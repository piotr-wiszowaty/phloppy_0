==> flow/design.v <==
`timescale 1ns / 1ps
module main(
    output fdd_sel0_emu,
    output fdd_sel1_emu,
    output fdd_mtr0_emu,
    output chng_emu,
    output index_emu,
    output trk0_emu,
    output wprot_emu,
    output dkrd_emu,
    output rdy_emu,
    input sel0,
    input sel1,
    input sel2,
    input sel3,
    input mtr0,
    input dir,
    input step,
    input dkwdb,
    input dkweb,
    input side,
    input ena0,
    input ena1,
    input ena2,
    input ena3,
    input dkrd_uc,
    input wprot_uc,
    input index_uc,
    output sel0_uc,
    output sel1_uc,
    output dir_uc,
    output step_uc,
    output dkwdb_uc,
    output dkweb_uc,
    output side_uc,
    output emu_vcc_sense,
    input vcc_sense,
    input xclk,
    input flop0_trk0,
    input flop1_trk0,
    input flop2_trk0,
    input flop3_trk0,
    input debug2_uc,
    input debug3_uc,
    output debug2,
    output debug3,
    output debug4);
wire sel2_uc;
wire sel3_uc;
wire emu_sel = ~(sel0_uc & sel1_uc & sel2_uc & sel3_uc);
reg ena0_t = 0;
reg ena0_tt = 0;
reg ena1_t = 0;
reg ena1_tt = 0;
reg ena2_t = 0;
reg ena2_tt = 0;
reg ena3_t = 0;
reg ena3_tt = 0;
reg step_t = 1;
reg step_tt = 1;
reg sel0_t = 1;
reg sel0_tt = 1;
reg sel1_t = 1;
reg sel1_tt = 1;
reg sel2_t = 1;
reg sel2_tt = 1;
reg sel3_t = 1;
reg sel3_tt = 1;
reg chng0_emu = 1;
reg chng1_emu = 1;
reg chng2_emu = 1;
reg chng3_emu = 1;
reg chng0_phys = 1;
reg chng1_phys = 1;
reg chng2_phys = 1;
reg chng3_phys = 1;
function rising_edge;
    input t, tt;
    begin
        rising_edge = ~tt & t;
    end
endfunction
function falling_edge;
    input t, tt;
    begin
        falling_edge = tt & ~t;
    end
endfunction
always @(posedge xclk) begin
    {ena0_t, ena0_tt} <= {ena0, ena0_t};
    {ena1_t, ena1_tt} <= {ena1, ena1_t};
    {ena2_t, ena2_tt} <= {ena2, ena2_t};
    {ena3_t, ena3_tt} <= {ena3, ena3_t};
    {step_t, step_tt} <= {step, step_t};
    {sel0_t, sel0_tt} <= {sel0, sel0_t};
    {sel1_t, sel1_tt} <= {sel1, sel1_t};
    {sel2_t, sel2_tt} <= {sel2, sel2_t};
    {sel3_t, sel3_tt} <= {sel3, sel3_t};
    if (rising_edge(ena0_t, ena0_tt))
        chng0_emu <= 0;
    else if (ena0_tt & ~sel0_tt & rising_edge(step_t, step_tt))
        chng0_emu <= 1;
    if (falling_edge(ena0_t, ena0_tt))
        chng0_phys <= 0;
    else if (~ena0_tt & ~sel0_tt & rising_edge(step_t, step_tt))
        chng0_phys <= 1;
    if (rising_edge(ena1_t, ena1_tt))
        chng1_emu <= 0;
    else if (ena1_tt & ~sel1_tt & rising_edge(step_t, step_tt))
        chng1_emu <= 1;
    if (falling_edge(ena1_t, ena1_tt))
        chng1_phys <= 0;
    else if (~ena1_tt & ~sel1_tt & rising_edge(step_t, step_tt))
        chng1_phys <= 1;
    if (rising_edge(ena2_t, ena2_tt))
        chng2_emu <= 0;
    else if (ena2_tt & ~sel2_tt & rising_edge(step_t, step_tt))
        chng2_emu <= 1;
    if (falling_edge(ena2_t, ena2_tt))
        chng2_phys <= 0;
    else if (~ena2_tt & ~sel2_tt & rising_edge(step_t, step_tt))
        chng2_phys <= 1;
    if (rising_edge(ena3_t, ena3_tt))
        chng3_emu <= 0;
    else if (ena3_tt & ~sel3_tt & rising_edge(step_t, step_tt))
        chng3_emu <= 1;
    if (falling_edge(ena3_t, ena3_tt))
        chng3_phys <= 0;
    else if (~ena3_tt & ~sel3_tt & rising_edge(step_t, step_tt))
        chng3_phys <= 1;
end
assign fdd_sel0_emu = ~vcc_sense | (ena0 ? 1 : sel0);
assign fdd_sel1_emu = ~vcc_sense | 1;
assign fdd_mtr0_emu = ~vcc_sense | (ena0 ? 1 : mtr0);
assign chng_emu     = ~vcc_sense | (~sel0_uc ? chng0_emu :
                                    ~sel1_uc ? chng1_emu :
                                    ~sel2_uc ? chng2_emu :
                                    ~sel3_uc ? chng3_emu :
                                    ~sel0 ? chng0_phys :
                                    ~sel1 ? chng1_phys :
                                    ~sel2 ? chng2_phys :
                                    ~sel3 ? chng3_phys :
                                    1);
assign index_emu    = ~vcc_sense | (emu_sel ? index_uc : 1);
assign trk0_emu     = ~vcc_sense | (~sel0_uc ? flop0_trk0 : ~sel1_uc ? flop1_trk0 : ~sel2_uc ? flop2_trk0 : ~sel3_uc ? flop3_trk0 : 1);
assign wprot_emu    = ~vcc_sense | (emu_sel ? wprot_uc : 1);
assign dkrd_emu     = ~vcc_sense | (emu_sel ? dkrd_uc : 1);
assign rdy_emu      = ~vcc_sense | (emu_sel ? 0 : 1);
assign sel0_uc = ena0 ? sel0 : 1;
assign sel1_uc = ena1 ? sel1 : 1;
assign sel2_uc = ena2 ? sel2 : 1;
assign sel3_uc = ena3 ? sel3 : 1;
assign dir_uc = emu_sel ? dir : 1;
assign step_uc = emu_sel ? step : 1;
assign dkwdb_uc = emu_sel ? dkwdb : 1;
assign dkweb_uc = emu_sel ? dkweb : 1;
assign side_uc = emu_sel ? side : 1;
assign emu_vcc_sense = vcc_sense;
assign debug2 = debug2_uc;
assign debug3 = debug3_uc;
assign debug4 = dir;
endmodule
== Reports on main ==
What the tools print for main, step after step.
Line numbers count from 1 in the design file above.
Operators carry their Yosys type and port widths (W data, S select, Z words).
Cell names lack the library's common part.
A cell with - has no value.

* Design top: main
* Clock port: xclk
* Library: sky130hd
* Timing corner: tt_025C_1v80

== Word-level counts ==
Source: Yosys, flattened and elaborated, memories not mapped. Widths are those after wreduce; folded enables and synchronous resets count as part of the registers. Registers that Yosys merges into a memory's read port (data or address) are not register bits. Print and check cells do not count. Equal cells are merged and count once.

* Flip-flop bits (word level): 26
* Bits in latches: 0
* Memory bits (writable): 0
* ROM bits: 0
* Clocked read ports x word width: 0
* Memory cells: 0
* Input bits: 25
* Output and inout port bits: 20
* Elaborated cells: 103

* $add $sub $neg: 0
* Multiply operators: 0
* Div/mod/pow operators: 0
* Order comparisons: 0
* Equal/unequal tests: 0
* Shift-type cells: 0
* Mux-type cells: 27
* Bitwise operators: 50
* Reduce/logical cells: 0

{| class="wikitable"
|+ Operators with widths
! cell !! number
|-
| $and A1 B1 Y1 || 28
|-
| $mux W1 || 27
|-
| $not A1 Y1 || 14
|-
| $or A1 B1 Y1 || 8
|}

== Depth ==
Depth = most cells in a row (Yosys ltp): at word level without a register or memory, in the mapped netlist without a sequential cell, where the memories' decode and read muxes count.

* Depth after elaboration: 9
* ABC_AREA: 0
* Depth in mapped cells: 5
* Gate-level depth less buffers: 5

== Netlist ==
The flow's flattened synthesis, as Yosys stat reports it; memories are mapped. The netlist is that of the ABC_AREA named above (0 if unset); the other value can give another one.
Totals and module areas in this step are rounded.

* Mapped cells: 95
* Chip area (Yosys): 937 µm²
* Area of sequential cells: 520 µm²
* Mapped flip-flops: 26
* Buffers: 6

{| class="wikitable"
|+ Cell types
! cell type !! number !! area in all (µm²)
|-
| dfxtp_1 || 26 || 520.499
|-
| a21oi_1 || 10 || 50.048
|-
| nand2b_1 || 7 || 43.792
|-
| buf_4 || 5 || 37.536
|-
| o21ai_0 || 7 || 35.034
|-
| inv_1 || 8 || 30.029
|-
| o31ai_1 || 4 || 30.029
|-
| nand3b_1 || 3 || 22.522
|-
| nor2_1 || 5 || 18.768
|-
| or3b_2 || 2 || 17.517
|-
| nand2b_4 || 1 || 13.763
|-
| nand4_1 || 2 || 12.512
|-
| o211ai_2 || 1 || 12.512
|-
| nand3_2 || 1 || 10.01
|-
| o22a_2 || 1 || 10.01
|-
| nor2b_2 || 1 || 8.758
|-
| o2111ai_1 || 1 || 8.758
|-
| or3b_1 || 1 || 8.758
|}

Other cell types: 8; their cells: 9.

== Path before layout ==
Path of least setup slack by OpenSTA after synthesis, without wires, with an ideal clock, recovery checks aside; 20% of the period is set as input and as output delay. Where synthesis merged equal registers, the netlist keeps one of their names.

* Path kind: input port to output port
* From: in sel3
* To: out trk0_emu
* Period: 1590 ps
* Input delay: 318 ps
* External output delay: 318 ps
* Time at the first pin: 318 ps
* Arrival: 1085 ps
* Required time: 1272 ps
* Path slack: 187 ps
* Path delay: 767 ps
* Stages: 4
* Path buffers: 0
* Synthesis period reached: 1403 ps

"path delay" is the arrival time less input delay plus setup time.
At an output port there is no setup time.
"stages" counts driving pins, that of a launching flip-flop among them; a cell with two outputs on the path counts twice.
"synthesis period reached" is the clock period less the worst setup slack; recovery checks do not enter. This is arithmetic on one report: input and output delays are still those of the set period (20% each).
Between the ends stands the longest chain of elaborated cells between them, by number of cells; it is not shown to be the way that was timed. Of several equally long chains one is given.
A line is the first line of the expression or statement that the cell stems from. Yosys adds cells for indexed reads and writes and turns some case tables into memories.

* Path through: nand2b_1 or3b_1 o211ai_2 nand4_1
* Length of the longest elaborated chain: 6
* Elaborated cells between the ends (all ways): 6
* RTL lines with such cells: 2
* Classes of those cells: 5 x mux; 1 x logic

{| class="wikitable"
|+ Ends and longest elaborated chain, post-synthesis
! element !! RTL line !! source
|-
| from (decl) || 15 || <nowiki>input sel3,</nowiki>
|-
| $mux W1 || 152 || <nowiki>assign sel3_uc = ena3 ? sel3 : 1;</nowiki>
|-
| $mux W1 (4 in a row) || 145 || <nowiki>assign trk0_emu     = ~vcc_sense | (~sel0_uc ? flop0_trk0 : ~sel1_uc ? flop1_trk0 : ~sel2_uc ? flop2_trk0 : ~s ...</nowiki>
|-
| $or A1 B1 Y1 || 145 ||
|-
| to (decl) || 8 || <nowiki>output trk0_emu,</nowiki>
|}

== Path in the finished layout ==
Path of least setup slack in the final report of flow run A (OpenROAD, finished layout, wires in). Where an end is a register, its clock arrival counts in the times.
The path's times are printed in steps of 10 ps; the period is the one set.

* Path kind: input port to output port
* From: in sel0
* To: out fdd_sel0_emu
* Period: 2130 ps
* Input delay: 430 ps
* External output delay: 430 ps
* Time at the first pin: 430 ps
* Arrival: 1590 ps
* Required time: 1700 ps
* Path slack: 120 ps
* Stages: 4
* Path buffers: 3

Between the ends stands the longest chain of elaborated cells between them, by number of cells; it is not shown to be the way that was timed. Of several equally long chains one is given.

* Path through: dlygate4sd2_1 buf_4 or3b_2 dlygate4sd2_1
* Length of the longest elaborated chain: 2
* Elaborated cells between the ends (all ways): 2
* RTL lines with such cells: 1
* Classes of those cells: 1 x mux; 1 x logic

{| class="wikitable"
|+ Ends and longest elaborated chain, post-layout
! element !! RTL line !! source
|-
| from (decl) || 12 || <nowiki>input sel0,</nowiki>
|-
| $mux W1 || 132 || <nowiki>assign fdd_sel0_emu = ~vcc_sense | (ena0 ? 1 : sel0);</nowiki>
|-
| $or A1 B1 Y1 || 132 ||
|-
| to (decl) || 3 || <nowiki>output fdd_sel0_emu,</nowiki>
|}

Wiki page: main / flow data

Module main, platform sky130hd: 2 stored runs of the flow (Yosys, OpenROAD) with differing settings, in no particular order. Input and output delays are each 20% of the period that was set; the output load is 0.01 pF.
"period reached" = clock period - worst setup slack. The figure is calculated, with input and output delays left at 20% of the set period.
"worst setup path time": the worst setup path's part of the clock period (all of it between registers, 20% less for each end at a port) less its slack. A launch clock that arrives late makes it longer, a capture clock that arrives late makes it shorter.
"total power of the final layout": no workload was simulated; the value follows from the tool's default switching activity.
"worst setup path time" is known to 10 ps.
The results are shown rounded.

=== Flow run A ===
{| class="wikitable"
! Setting !! Value
|-
| period_ns || 2.13
|-
| CORE_UTILIZATION || 35
|-
| SETUP_SLACK_MARGIN || -0.03
|-
| PLACE_DENSITY_LB_ADDON || 0.19
|-
| TNS_END_PERCENT || 15
|-
| CTS_CLUSTER_DIAMETER || 337
|-
| CAP_MARGIN || 20
|-
| CORE_MARGIN || 2
|-
| SLEW_MARGIN || 20
|-
! Result !! Value
|-
| Setup slack of the worst path || 117 ps
|-
| Worst hold slack after layout || 253 ps
|-
| Yosys chip area after synthesis || 937 µm²
|-
| Worst setup path time || 1160 ps
|-
| Critical path kind || input port to output port
|-
| Total power of the final layout || 1050 uW
|-
| Die size || 3110 µm²
|-
| Summed negative setup slack || 0 ps
|-
| Period reached || 2013 ps
|-
| Utilization after routing || 60.2 %
|-
| Standard-cell area after layout || 1500 µm²
|}

=== Flow run B ===
{| class="wikitable"
! Setting !! Value
|-
| period_ns || 1.12
|-
| CORE_UTILIZATION || 15
|-
| PLACE_DENSITY_LB_ADDON || 0.13
|-
| HOLD_SLACK_MARGIN || 0.28
|-
| CORE_MARGIN || 5
|-
| CELL_PAD_IN_SITES_GLOBAL_PLACEMENT || 2
|-
| TNS_END_PERCENT || 50
|-
| CAP_MARGIN || 25
|-
| SLEW_MARGIN || 20
|-
! Result !! Value
|-
| Summed negative setup slack || -2030 ps
|-
| Period reached || 1457 ps
|-
| Yosys chip area after synthesis || 937 µm²
|-
| Worst setup path time || 1230 ps
|-
| Critical path kind || flip-flop to output port
|-
| Setup slack of the worst path || -337 ps
|-
| Utilization after routing || 28.5 %
|-
| Total power of the final layout || 2210 uW
|-
| Worst hold slack after layout || 332 ps
|-
| Die size || 7930 µm²
|-
| Standard-cell area after layout || 1710 µm²
|}
